==> flow/design.v <==
module axis_dwidth_upsizer #(
  parameter WIDTH      = 32,  
  parameter NUM_REG    =  2  
)(
    input  logic aclk,                     
    input  logic aresetn,               
    input  logic s_axis_tvalid,   
    output logic s_axis_tready,   
    input  logic [WIDTH-1:0] s_axis_tdata,     
    input  logic s_axis_tlast,   
    output logic m_axis_tvalid,   
    input  logic m_axis_tready,   
    output logic [WIDTH*NUM_REG-1:0] m_axis_tdata,     
    output logic m_axis_tlast
);
    localparam READY = 0;
    localparam LOAD = 1;
    localparam WRTARRAY = 2;
  logic [NUM_REG*WIDTH - 1:0] s_reg;
  logic [32:0] cnt;
  logic [1:0] state_reg;
  logic m_axis_tlast_local;
  always @(posedge aclk) begin
    if (aresetn == 0) begin
      state_reg       <= READY;
      cnt             <=  0;
      s_axis_tready   <=  1;
      m_axis_tvalid   <=  0;
      m_axis_tlast    <=  0;
      m_axis_tlast_local <= 0;
      s_reg           <= '0;
    end else begin
      m_axis_tdata    <= s_reg;
      if (s_axis_tlast == 1) m_axis_tlast_local <= 1;
      case (state_reg)
        READY:
          begin
            cnt <=  0;
            if (s_axis_tvalid == 1) begin
              s_reg[WIDTH-1:0] <= s_axis_tdata;
              state_reg   <= LOAD;
              cnt           <= cnt + 1;
            end
          end
        LOAD:
          begin
            if (cnt < NUM_REG & m_axis_tlast_local == 1) begin
              s_reg <= (s_reg << WIDTH);
              cnt            <= cnt + 1;
              state_reg      <= LOAD;
            end else if (cnt < NUM_REG  & s_axis_tvalid == 1) begin
              s_reg <= (s_reg << WIDTH) | s_axis_tdata;
              cnt            <= cnt + 1;
              state_reg      <= LOAD;
            end else if (cnt < NUM_REG & s_axis_tvalid == 0) 
              state_reg <= LOAD;
            else begin
              state_reg       <= WRTARRAY;
              s_axis_tready   <= 0;
              m_axis_tvalid   <= 1;
              m_axis_tlast    <= m_axis_tlast_local;
              cnt <= 0;
            end
          end
        WRTARRAY:
          begin
            if (m_axis_tready == 1) begin
              state_reg       <= READY;
              m_axis_tvalid <= 0;
              s_axis_tready   <= 1;
              m_axis_tlast    <= 0;
              m_axis_tlast_local <= 0;
            end
          end
      endcase
    end
  end
endmodule
---- Step by step through the tools: axis_dwidth_upsizer ----
What the tools print for axis_dwidth_upsizer, step after step.
Lines are those of the file above, counted from 1.
Operators carry their Yosys type and port widths (W data, S select, Z words).
Cell names lack the library's common part.
Not given: -
design
  design top .............................. axis_dwidth_upsizer
  clock port .............................. aclk
  library ................................. sky130hd
  corner .................................. tt_025C_1v80

---- Word-level counts ----
Source: Yosys, flattened and elaborated, memories not mapped. Widths are those after wreduce. Registers that Yosys merges into a memory's read port (data or address) are not register bits. Print and check cells do not count. Equal cells are merged and count once.
cells by class
  reduce/logical cells .................... 10
  muxes and demuxes ....................... 34
  equality and inequality tests ........... 9
  add/subtract/negate cells ............... 1
  bitwise logic cells ..................... 5
  $lt $le $gt $ge ......................... 1
operators by type and width
  cell                     count
  $mux W32                 5
  $mux W33                 4
  $pmux W33 S2             1
  $or A64 B32 Y64          1
  $pmux W32 S2             1
  $add A33 B1 Y33 const B  1
  $lt A33 B2 Y1 const B    1
  $mux W1                  14
  $ne A2 B2 Y1 const B     5
  $mux W2                  5
  $reduce_bool A2 Y1       3
  $reduce_and A3 Y1        2
  $pmux W2 S3              1
  $pmux W1 S2              3
  $reduce_and A5 Y1        1
  $reduce_and A2 Y1        2
  $ne A4 B4 Y1 const B     1
  $and A1 B1 Y1            3
  $ne A3 B3 Y1 const B     1
  $reduce_bool A3 Y1       1
  $eq A2 B1 Y1 const B     1
  $eq A2 B2 Y1 const B     1
  $logic_not A2 Y1         1
  $not A1 Y1               1
bit counts
  register bits ........................... 167
  input bits .............................. 37
  output and inout bits ................... 67

---- Longest topological paths ----
Depth = most cells in a row (Yosys ltp): at word level without a register or memory, in the mapped netlist without a sequential cell, where the memories' decode and read muxes count.
logic depth
  depth in word-level cells ............... 6
  ABC_AREA ................................ 0
  depth in mapped cells ................... 8

---- Mapped cells and area ----
Source: synth_stat.txt of the flow (Yosys; design flattened, memories mapped). It holds for the ABC_AREA given above (unset counts as 0); a run with the other value may have another netlist.
The area totals of this step are shown rounded.
mapped netlist
  synthesis area .......................... 6,150 um^2
  flip-flops .............................. 168
  mapped cells ............................ 498
  sequential area ......................... 4,000 um^2
  buffer cells ............................ 27
cells by type
  cell type  count
  dfxtp_1    104
  edfxtp_1   64
  mux2i_1    32
  nand2_1    76
  a22o_1     32
  xor2_1     21
  buf_6      13
  nor2_1     30
  nand4_1    17
  nand3_1    13
  a21oi_1    9
  o21ai_0    8
  nor4_1     6
  nor4_2     3
  clkbuf_1   8
  nor3_1     6
  and4_1     3
  inv_1      7
Not listed: further types 28, cells in them 46.

---- Path before layout ----
Path of least setup slack by OpenSTA after synthesis, without wires, with an ideal clock, recovery checks aside; 20% of the period is set as input and as output delay. Where synthesis merged equal registers, the netlist keeps one of their names.
path after synthesis
  path type ............................... reg2reg
  from .................................... register cnt[6]
  to ...................................... register s_reg[10]
  delay of the path ....................... 1.865 ns
  path slack .............................. 0.576 ns
  stages on the path ...................... 7
  arrival time ............................ 1.748 ns
  library setup time ...................... 0.117 ns
  required time ........................... 2.323 ns
  clock period ............................ 2.44 ns
  synthesis period reached ................ 1.864 ns
"delay of the path" = arrival - input delay + setup time.
"stages on the path" counts driving pins, that of a launching flip-flop among them; a cell with two outputs on the path counts twice.
"synthesis period reached" is the clock period less the worst setup slack; recovery checks do not enter. This is arithmetic on one report: input and output delays are still those of the set period (20% each).
The rows between start and end are the longest chain of elaborated cells between them; the timing report does not say that the signal goes this way. Where chains are equally long, one stands for them.
A line is the first line of the expression or statement that the cell stems from. Yosys adds cells for indexed reads and writes and turns some case tables into memories.
At most two assigning lines are given for a register; there are more.
on the way, after synthesis
  cells stage by stage .................... dfxtp_1 > nor4_2 > nand4_1 > o21a_1 > o31a_1 > buf_6 > a22o_1
  cells in the longest elaborated chain ... 5
  elaborated cells on any way between the ends .. 8
ends and longest elaborated chain, after synthesis
  item             line  RTL
  start, declared  20    logic [32:0] cnt;
  start, assigned  42    cnt           <= cnt + 1;
  start, assigned  49    cnt            <= cnt + 1;
  $lt A33 B2 Y1    51    end else if (cnt < NUM_REG  & s_axis_tvalid == 1) begin
  $and A1 B1 Y1    51
  $mux W32         51
  $mux W32         47    if (cnt < NUM_REG & m_axis_tlast_local == 1) begin
  $pmux W32 S2     35    case (state_reg)
  end, assigned    40    s_reg[WIDTH-1:0] <= s_axis_tdata;
  end, assigned    48    s_reg <= (s_reg << WIDTH);
  end, declared    19    logic [NUM_REG*WIDTH - 1:0] s_reg;

---- Path in the finished layout ----
Path of least setup slack in the final report of job 1 (OpenROAD, finished layout, wires in). Where an end is a register, its clock arrival counts in the times.
path post-layout
  path type ............................... reg2reg
  from .................................... register cnt[12]
  to ...................................... register s_reg[23]
  clock period ............................ 2.14 ns
  library setup time ...................... 0.11 ns
  arrival time ............................ 2.36 ns
  required time ........................... 2.46 ns
  stages on the path ...................... 7
  path slack .............................. 0.10 ns
The rows between start and end are the longest chain of elaborated cells between them; the timing report does not say that the signal goes this way. Where chains are equally long, one stands for them.
At most two assigning lines are given for a register; there are more.
on the way, post-layout
  cells stage by stage .................... dfxtp_2 > nor4_4 > nand4_1 > o21a_1 > o31a_2 > buf_12 > a22o_1
  cells in the longest elaborated chain ... 5
  elaborated cells on any way between the ends .. 8
ends and longest elaborated chain, post-layout
  item             line  RTL
  start, declared  20    logic [32:0] cnt;
  start, assigned  42    cnt           <= cnt + 1;
  start, assigned  49    cnt            <= cnt + 1;
  $lt A33 B2 Y1    51    end else if (cnt < NUM_REG  & s_axis_tvalid == 1) begin
  $and A1 B1 Y1    51
  $mux W32         51
  $mux W32         47    if (cnt < NUM_REG & m_axis_tlast_local == 1) begin
  $pmux W32 S2     35    case (state_reg)
  end, assigned    40    s_reg[WIDTH-1:0] <= s_axis_tdata;
  end, assigned    48    s_reg <= (s_reg << WIDTH);
  end, declared    19    logic [NUM_REG*WIDTH - 1:0] s_reg;

Wiki page: axis_dwidth_upsizer / flow data

Flow measurements of axis_dwidth_upsizer on sky130hd: 2 stored runs with different settings, listed in no order. Input and output delays are each 20% of the period that was set; the output load is 0.01 pF.
"time of the worst setup path" is the time allowed to the run's worst setup path (the clock period less input and output delay, where it has them) less its slack. Clock arrival times count: a late capture clock shortens it, a late launch clock lengthens it.
"power" is the tool's figure for a default switching activity; nothing was simulated.
Measured values are rounded.

======== job 1 ========
==> flow/run.sh <==
#!/bin/bash
# the make line also repeats the synthesis and layout settings of config.mk as NAME=value (left out here)
make -C /OpenROAD-flow-scripts/flow DESIGN_CONFIG=/design/flow/config.mk WORK_HOME=/design/flow/orfs CLKGATE_MAP_FILE= finish
==> flow/config.mk <==
export PLATFORM = sky130hd
export DESIGN_NAME = axis_dwidth_upsizer
export DESIGN_NICKNAME = axis_dwidth_upsizer
export VERILOG_FILES = /design/flow/design.v
export SDC_FILE = /design/flow/constraint.sdc
export NUM_CORES = 4
export LEC_CHECK = 0
export CAP_MARGIN = 20
export CORE_ASPECT_RATIO = 0.92
export CORE_MARGIN = 2
export CORE_UTILIZATION = 19
export HOLD_SLACK_MARGIN = -0.05
export MAX_ROUTING_LAYER = met5
export MIN_ROUTING_LAYER = met2
export PLACE_DENSITY_LB_ADDON = 0.05
export SETUP_SLACK_MARGIN = 0.18
export SLEW_MARGIN = 20
==> flow/constraint.sdc <==
create_clock -name core_clock -period 2.14 [get_ports {aclk}]
set_input_delay 0.4280 -clock core_clock [delete_from_list [all_inputs] [get_ports {aclk}]]
set_output_delay 0.4280 -clock core_clock [all_outputs]
set_load 0.01 [all_outputs]

-------- measured, job 1 --------
  worst hold slack in the final report .... 0.353 ns
  final setup TNS ......................... 0.000 ns
  final design utilization ................ 27.5%
  area inside the die boundary ............ 33,800 um^2
  worst setup slack after layout .......... 0.099 ns
  time of the worst setup path ............ 2.04 ns
  worst setup path kind ................... reg2reg
  mapped cell area after synthesis ........ 6,150 um^2
  power ................................... 7,350 uW

======== job 2 ========
==> flow/run.sh <==
#!/bin/bash
# the make line also repeats the synthesis and layout settings of config.mk as NAME=value (left out here)
make -C /OpenROAD-flow-scripts/flow DESIGN_CONFIG=/design/flow/config.mk WORK_HOME=/design/flow/orfs CLKGATE_MAP_FILE= finish
==> flow/config.mk <==
export PLATFORM = sky130hd
export DESIGN_NAME = axis_dwidth_upsizer
export DESIGN_NICKNAME = axis_dwidth_upsizer
export VERILOG_FILES = /design/flow/design.v
export SDC_FILE = /design/flow/constraint.sdc
export NUM_CORES = 4
export LEC_CHECK = 0
export ABC_AREA = 0
export CAP_MARGIN = 20
export CELL_PAD_IN_SITES_GLOBAL_PLACEMENT = 3
export CORE_MARGIN = 8
export CORE_UTILIZATION = 58
export MAX_ROUTING_LAYER = met5
export PLACE_DENSITY_LB_ADDON = 0.04
export SLEW_MARGIN = 20
==> flow/constraint.sdc <==
create_clock -name core_clock -period 2.8 [get_ports {aclk}]
set_input_delay 0.5600 -clock core_clock [delete_from_list [all_inputs] [get_ports {aclk}]]
set_output_delay 0.5600 -clock core_clock [all_outputs]
set_load 0.01 [all_outputs]

-------- job 2 --------
  unfinished; error FLW-0024 in placement
