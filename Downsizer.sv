==> flow/design.v <==
module axis_dwidth_downsizer #(
  parameter WIDTH      = 32,  
  parameter NUM_REG    =  2  
)(
    input  logic aclk,                     
    input  logic aresetn,               
    input  logic s_axis_tvalid,   
    output logic s_axis_tready,   
    input  logic [WIDTH*NUM_REG-1:0] s_axis_tdata,     
    input  logic s_axis_tlast,   
    output logic m_axis_tvalid,   
    input  logic m_axis_tready,   
    output [WIDTH-1:0] m_axis_tdata,     
    output m_axis_tlast
);
    localparam READY = 0;
    localparam SHIFT = 1;
    localparam LAST = 2;
  logic [NUM_REG*WIDTH - 1:0] s_reg;
  logic [32:0] cnt;
  logic [1:0] state_reg;
  logic m_axis_tlast_local;
  assign m_axis_tdata = s_reg[NUM_REG*WIDTH - 1:(NUM_REG-1)*WIDTH];
  assign m_axis_tlast = (cnt == NUM_REG - 1) & m_axis_tlast_local;
  always @(posedge aclk) begin
    if (aresetn == 0) begin
      state_reg       <= READY;
      cnt             <=  0;
      s_axis_tready   <=  1;
      m_axis_tvalid   <=  0;
      m_axis_tlast_local <= 0;
      s_reg           <= '0;
    end else begin
      if (s_axis_tlast == 1) m_axis_tlast_local <= 1;
      case (state_reg)
        READY:
          begin
            cnt <=  0;
            if (s_axis_tvalid == 1) begin
              s_reg       <= s_axis_tdata;
              state_reg   <= SHIFT;
              s_axis_tready <= 0;
              m_axis_tvalid <= 1;
            end
          end
        SHIFT:
          begin
            if (cnt < NUM_REG - 1  & m_axis_tready == 1) begin
                cnt   <= cnt + 1;
                s_reg <= s_reg << WIDTH;
            end else if (cnt < NUM_REG - 1 & m_axis_tready == 0) 
                state_reg <= SHIFT;
            else begin
                state_reg <= LAST;
	              m_axis_tvalid <= 0;
                m_axis_tlast_local <= 0;
	          end
          end
        LAST:
          begin
            if (m_axis_tready == 1) begin
                state_reg     <= READY;
                s_axis_tready <= 1;	
	        end
          end
      endcase
    end
  end
endmodule
Tool chain data of axis_dwidth_downsizer. What the tools print for axis_dwidth_downsizer, step after step. Line numbers count from 1 in the design file above. Operators: Yosys type, input widths -> output width; for muxes data width and select width s. Library cell names are shortened. Not given: --

Top module: axis_dwidth_downsizer. Clock: aclk. Cell library: sky130hd. Timing corner: tt_025C_1v80.

After elaboration. Counts by Yosys on the flattened word-level netlist (proc, flatten, opt, wreduce; memories kept). Register bits leave out memories and registers merged into their read ports (data or address). Print and check cells are left out. Cells with the same type and inputs are merged into one.

Input port bits: 69. The entry for register bits after elaboration reads 102.

Under bitwise gates (word level) stands 4. Under reduce/logical cells stands 9. Under $add $sub $neg stands 1. Magnitude comparators: 1. Under equal/unequal tests stands 8. The entry for multiplexer cells reads 21.

Operators by type and width (number): $pmux 64 s2 (1); $mux 64 (2); $pmux 33 s2 (1); $add 33x1->33 const B (1); $lt 33x1->1 const B (1); $eq 33x1->1 const B (1); $mux 33 (1); $ne 2x2->1 const B (5); $mux 1 (9); $reduce_and 4->1 (2); $mux 2 (4); $reduce_and 3->1 (2); $pmux 2 s3 (1); $reduce_bool 2->1 (2); $pmux 1 s2 (2); $and 1x1->1 (3); $reduce_bool 3->1 (1); $eq 2x1->1 const B (1); $eq 2x2->1 const B (1); $logic_not 2->1 (1); $reduce_and 2->1 (1); $not 1->1 (1).

Depth. Longest topological path by Yosys (ltp), each cell counted once; first at word level (registers and memories cut), then after technology mapping (sequential cells cut; the memories' decode and read muxes count).

For depth after elaboration the number is 5. The entry for ABC_AREA reads 0. Depth in mapped cells: 8.

Synthesis result. Yosys stat after the flow's synthesis: flattened, memories mapped to cells. It holds for the ABC_AREA given above (unset counts as 0); a run with the other value may have another netlist.

The entry for cells in the netlist reads 378. Area of sequential cells: 2062.0 µm². The figure for flip-flops is 103. The figure for mapped area is 4098.9 µm².

Cell types: dfxtp_1 (number 103, area in all 2.06E+03 µm²); o211a_1 (number 33, area in all 330.317 µm²); mux2i_1 (number 32, area in all 320.307 µm²); a22o_1 (number 32, area in all 280.269 µm²); buf_4 (number 33, area in all 247.738 µm²); and3_1 (number 30, area in all 187.68 µm²); o21ai_0 (number 35, area in all 175.168 µm²); clkbuf_1 (number 20, area in all 75.072 µm²); buf_8 (number 3, area in all 45.043 µm²); nand2_1 (number 9, area in all 33.782 µm²); ha_1 (number 2, area in all 25.024 µm²); nor4_1 (number 4, area in all 25.024 µm²); nor4_2 (number 2, area in all 25.024 µm²); a21boi_0 (number 3, area in all 22.522 µm²); buf_2 (number 4, area in all 20.019 µm²); nand2b_1 (number 3, area in all 18.768 µm²); nor3_4 (number 1, area in all 16.266 µm²); nand3_1 (number 3, area in all 15.014 µm²).

Other cell types: 18; their cells: 26.

Timing after synthesis. OpenSTA on the mapped netlist: ideal clock, no wires. The path of least setup slack (recovery checks aside). Input and output delay are each 20% of the period. Register names are those of the netlist, which keeps one name where synthesis merged equal registers.

Kind: register -> output. Start: reg cnt[3]. End: out m_axis_tlast. The entry for setup slack reads 1401 ps. Arrival time: 1367 ps. The entry for buffers on the path reads 0. For time at the first pin the number is 0 ps. Required time: 2768 ps. The figure for period is 3460 ps. For stages the number is 5. Path delay: 1367 ps. Synthesis period reached: 2059 ps.

"path delay" = arrival - input delay + setup time. A path that ends at an output port has no setup time. "stages": output pins that drive a net of the path, with the launching flip-flop's if there is one; two outputs of one cell count as two. "synthesis period reached" = period - worst setup slack (recovery checks aside). The figure is calculated, with input and output delays left at 20% of the set period. Between the ends stands the longest chain of elaborated cells between them, by number of cells; it is not shown to be the way that was timed. Of several equally long chains one is given. Each line given opens the expression or statement behind the cell; cells for indexed reads and writes are added by Yosys, which also makes memories of some case tables. A register here has more assigning lines than the two given.

Cell sequence: dfxtp_1 -> nor4_1 -> nand4_1 -> nor3_1 -> and3_2. The figure for cells in the longest elaborated chain is 2.

RTL lines, path post-synthesis: start, declared (RTL line 20) `logic [32:0] cnt;`; start, assigned (RTL line 28) `cnt             <=  0;`; start, assigned (RTL line 49) `cnt   <= cnt + 1;`; $eq 33x1->1 (RTL line 24) `assign m_axis_tlast = (cnt == NUM_REG - 1) & m_axis_tlast_local;`; $and 1x1->1 (RTL line 24); end, declared (RTL line 14) `output m_axis_tlast`.

Path in the finished layout. Path of least setup slack in the final report of flow run 1 (OpenROAD, finished layout, wires in). Where an end is a register, its clock arrival counts in the times. The path's times are printed in steps of 10 ps; the period is the one set.

Kind: register -> output. Start: reg cnt[12]. End: out m_axis_tlast. The figure for period is 2140 ps. Arrival time: 1640 ps. Required time: 1710 ps. The entry for buffers on the path reads 1. For time at the first pin the number is 350 ps. The entry for setup slack reads 70 ps. For stages the number is 6.

Between the ends stands the longest chain of elaborated cells between them, by number of cells; it is not shown to be the way that was timed. Of several equally long chains one is given. A register here has more assigning lines than the two given.

Cell sequence: dfxtp_1 -> nor4_2 -> nand2_1 -> nor3_2 -> and3_4 -> buf_6. The figure for cells in the longest elaborated chain is 2.

RTL lines, path after layout: start, declared (RTL line 20) `logic [32:0] cnt;`; start, assigned (RTL line 28) `cnt             <=  0;`; start, assigned (RTL line 49) `cnt   <= cnt + 1;`; $eq 33x1->1 (RTL line 24) `assign m_axis_tlast = (cnt == NUM_REG - 1) & m_axis_tlast_local;`; $and 1x1->1 (RTL line 24); end, declared (RTL line 14) `output m_axis_tlast`.

FLOW RESULTS
============

Settings and measured results of 2 stored flow runs for module axis_dwidth_downsizer (sky130hd), not sorted in any way. The constraints put input and output delay at 20% of the set period each and load the outputs with 0.01 pF. By "achieved clock period" is meant the clock period of the run minus its worst setup slack. This is arithmetic on one report: input and output delays are still those of the set period (20% each). "worst setup path time" means the part of the period allowed to the worst setup path (the constraints hold back 20% at inputs and 20% at outputs) less its slack; where the path has registers, the arrival times of their clocks count too. "worst setup path time" is given in steps of 10 ps.

Flow run 1 has these settings: period_ns 2.14; CAP_MARGIN 20; CORE_MARGIN 2; CORE_UTILIZATION 40; SLEW_MARGIN 20. The total negative setup slack is 0 ps. The area of the die is 11073.4 µm². The worst setup slack after layout reads 69 ps. The worst setup path time is 1640 ps. Critical path kind: register -> output. The mapped cell area after synthesis is 4098.9 µm². The achieved clock period reads 2071 ps. The utilization after routing comes to 0.546. The worst hold slack in the final report comes to 456 ps.

Flow run 2 has these settings: period_ns 3.0; CORE_UTILIZATION 27; SETUP_SLACK_MARGIN 0.54; PLACE_DENSITY 0.45; CORE_MARGIN 2; CELL_PAD_IN_SITES_DETAIL_PLACEMENT 0; ABC_AREA 1; GPL_ROUTABILITY_DRIVEN 0; CAP_MARGIN 35; MIN_ROUTING_LAYER met1; MAX_ROUTING_LAYER met5; SLEW_MARGIN 20. The total negative setup slack is 0 ps. The area of the die is 18882.9 µm². The worst setup slack after layout reads 667 ps. The worst setup path time is 1730 ps. Critical path kind: register -> output. The mapped cell area after synthesis is 4805.9 µm². The achieved clock period reads 2333 ps. The utilization after routing comes to 0.349. The worst hold slack in the final report comes to 427 ps.
